==> flow/design.v <==
`timescale 1ns / 10ps
module d_ff
(   input wire clk, rst,
    input wire d,
    output reg q);
    always @(posedge clk, posedge rst) begin
        q <= d;
        if(rst) begin
            q <= 1'b0;
        end
    end
endmodule
`timescale 1ns / 10ps
module register #(parameter D_BIT = 8)
(   input wire clk, rst, en,
    input wire [D_BIT-1:0] d,
    output wire [D_BIT-1:0] q);
    wire [D_BIT-1:0] d_in;
    assign  d_in = (en) ? d : q;
    genvar i;
    generate
        for(i = 0; i < D_BIT; i = i + 1) begin
            d_ff ff(.clk(clk), .rst(rst), .d(d_in[i]), .q(q[i]));
        end
    endgenerate
endmodule
`timescale 1ns / 10ps
module shift_reg  #(parameter D_BIT = 8)
(   input wire clk, rst, en,
    input wire [1:0] ctrl,
    input wire d,
    input wire [D_BIT-1:0] d_reg,
    output wire [D_BIT-1:0] q);
    reg [D_BIT-1:0] d_in;
    always @* begin
        case(ctrl)
            2'b00: d_in = d_reg;                 
            2'b01: d_in = {d, q[D_BIT-1:1]};     
            2'b10: d_in = {q[D_BIT-2:0], d};     
            default: d_in = q;                    
        endcase
    end
    register register(.clk(clk), .rst(rst), .en(en), .d(d_in), .q(q));
endmodule
# Reports on shift_reg
# What the tools print for shift_reg, step after step.
# Lines are those of the file above, counted from 1.
# Library cell names are shortened.
design:
  top: "shift_reg"
  clock: "clk"
  cell_library: "sky130hd"
  lib_corner: "tt_025C_1v80"

# Elaborated design
# Counts by Yosys on the flattened word-level netlist (proc, flatten, opt, wreduce; memories kept). Register bits leave out memories and registers merged into their read ports (data or address). Print and check cells are left out. Cells with the same type and inputs are merged into one.
op_classes:
  eq_ne: 2
  muxes: 1
  reduce_logical: 3
op_table:
  columns: ["cell", "n"]
  rows:
  - ["8-bit case mux with 3-bit select", 1]
  - ["3-bit nonzero test", 1]
  - ["2-bit by 1-bit equality test with 1-bit output (second input constant)", 1]
  - ["2-bit equality test (second input constant)", 1]
  - ["2-bit zero test", 1]
  - ["2-bit AND reduction", 1]
word_totals:
  ff_bits: 8
  output_inout_bits: 8

# Logic depth
# Depth = most cells in a row (Yosys ltp): at word level without a register or memory, in the mapped netlist without a sequential cell, where the memories' decode and read muxes count.
depth:
  ltp_word: 3
  ABC_AREA: 0
  mapped_depth: 6
  ltp_nobuf: 4

# Mapped cells and area
# Source: synth_stat.txt of the flow (Yosys; design flattened, memories mapped). It holds for the ABC_AREA given above (unset counts as 0); a run with the other value may have another netlist.
# Totals and module areas in this step are rounded.
types:
  columns: ["cell_type", "n"]
  rows:
  - ["dfrtp_1", 8]
  - ["a221oi_1", 8]
  - ["buf_4", 9]
  - ["o31ai_1", 8]
  - ["nor2b_1", 8]
  - ["ha_1", 3]
  - ["nand2_1", 8]
  - ["buf_8", 1]
  - ["nand2b_4", 1]
  - ["buf_6", 1]
  - ["inv_1", 3]
  - ["buf_2", 2]
mapped:
  cell_count: 60
  area_um2: 576.8
  seq_area_um2: 200.2
  flip_flops: 8
  n_buf: 13
# By module: a second synthesis without flattening, with its own total; a netlist apart from the flattened one above.
unflattened:
  cells_unflattened: 35
  area_unflattened_um2: 564.3
# Each row is one instance without its submodules.
modules:
  columns: ["module", "n_inst", "n_cells", "area_um2", "seq_area_um2"]
  rows:
  - ["d_ff", 8, 2, 28.8, 25.0]
  - ["shift_reg", 1, 10, 202.7, 0.0]
  - ["register", 1, 9, 131.4, 0.0]

# Timing after synthesis
# Path of least setup slack by OpenSTA after synthesis, without wires, with an ideal clock, recovery checks aside; 20% of the period is set as input and as output delay. Where synthesis merged equal registers, the netlist keeps one of their names.
synth_path:
  path_type: "input -> register"
  startpoint: "in ctrl[0]"
  endpoint: "reg register.genblk1[5].ff.q"
  period_ns: 1.6
  input_delay_ns: 0.320
  launch_ns: 0.320
  t_arrival_ns: 1.132
  required_ns: 1.469
  setup_slack_ns: 0.337
  path_delay_ns: 0.943
  stages: 5
  path_buffers: 1
  synth_period_reached_ns: 1.263
# "path_delay_ns" = arrival - input delay + setup time.
# "stages": output pins that drive a net of the path, with the launching flip-flop's if there is one; two outputs of one cell count as two.
# "synth_period_reached_ns" = period - worst setup slack (recovery checks aside). The figure is calculated, with input and output delays left at 20% of the set period.
# Between the ends stands the longest chain of elaborated cells between them, by number of cells; it is not shown to be the way that was timed. Of several equally long chains one is given.
# A line is the first line of the expression or statement that the cell stems from. Yosys adds cells for indexed reads and writes and turns some case tables into memories.
synth_between:
  path_cell_list: "inv_1 -> ha_1 -> buf_4 -> a221oi_1 -> o31ai_1"
  elab_chain_len: 3
synth_rtl:
  columns: ["item", "line_no", "source"]
  rows:
  - ["start, declared", 30, "input wire [1:0] ctrl,"]
  - ["2-bit equality test", 36, "case(ctrl)"]
  - ["3-bit nonzero test", null, null]
  - ["2-bit AND reduction", null, null]
  - ["end, assigned", 7, "q <= d;"]
  - ["end, assigned", 9, "q <= 1'b0;"]
  - ["end, declared", 5, "output reg q);"]

## Implementation results

Module shift_reg, platform sky130hd: 2 stored runs of the flow (Yosys, OpenROAD) with differing settings, in no particular order. Input and output delays are each 20% of the period that was set; the output load is 0.01 pF.

--- flow run A ---
==> flow/run.sh <==
#!/bin/bash
# the make line also repeats the synthesis and layout settings of config.mk as NAME=value (left out here)
make -C /OpenROAD-flow-scripts/flow DESIGN_CONFIG=/design/flow/config.mk WORK_HOME=/design/flow/orfs CLKGATE_MAP_FILE= finish
==> flow/config.mk <==
export PLATFORM = sky130hd
export DESIGN_NAME = shift_reg
export DESIGN_NICKNAME = shift_reg
export VERILOG_FILES = /design/flow/design.v
export SDC_FILE = /design/flow/constraint.sdc
export NUM_CORES = 4
export LEC_CHECK = 0
export CAP_MARGIN = 20
export CELL_PAD_IN_SITES_DETAIL_PLACEMENT = 0
export CELL_PAD_IN_SITES_GLOBAL_PLACEMENT = 3
export CORE_MARGIN = 2
export CORE_UTILIZATION = 49
export CTS_CLUSTER_SIZE = 26
export GPL_ROUTABILITY_DRIVEN = 1
export GPL_TIMING_DRIVEN = 1
export PLACE_DENSITY_LB_ADDON = 0.08
export SETUP_SLACK_MARGIN = 0.1
export SLEW_MARGIN = 20
==> flow/constraint.sdc <==
create_clock -name core_clock -period 0.917 [get_ports {clk}]
set_input_delay 0.1834 -clock core_clock [delete_from_list [all_inputs] [get_ports {clk}]]
set_output_delay 0.1834 -clock core_clock [all_outputs]
set_load 0.01 [all_outputs]

==> results, as YAML <==
outcome: "incomplete, placement halted on FLW-0024"

--- flow run B ---
==> flow/run.sh <==
#!/bin/bash
# the make line also repeats the synthesis and layout settings of config.mk as NAME=value (left out here)
make -C /OpenROAD-flow-scripts/flow DESIGN_CONFIG=/design/flow/config.mk WORK_HOME=/design/flow/orfs CLKGATE_MAP_FILE= finish
==> flow/config.mk <==
export PLATFORM = sky130hd
export DESIGN_NAME = shift_reg
export DESIGN_NICKNAME = shift_reg
export VERILOG_FILES = /design/flow/design.v
export SDC_FILE = /design/flow/constraint.sdc
export NUM_CORES = 4
export LEC_CHECK = 0
export CAP_MARGIN = 5
export CORE_MARGIN = 3
export CORE_UTILIZATION = 67
export PLACE_DENSITY_LB_ADDON = 0.04
export SETUP_SLACK_MARGIN = -0.08
export SLEW_MARGIN = 10
==> flow/constraint.sdc <==
create_clock -name core_clock -period 1.64 [get_ports {clk}]
set_input_delay 0.3280 -clock core_clock [delete_from_list [all_inputs] [get_ports {clk}]]
set_output_delay 0.3280 -clock core_clock [all_outputs]
set_load 0.01 [all_outputs]

==> results, as YAML <==
outcome: "incomplete, floorplanning halted on PDN-0185"
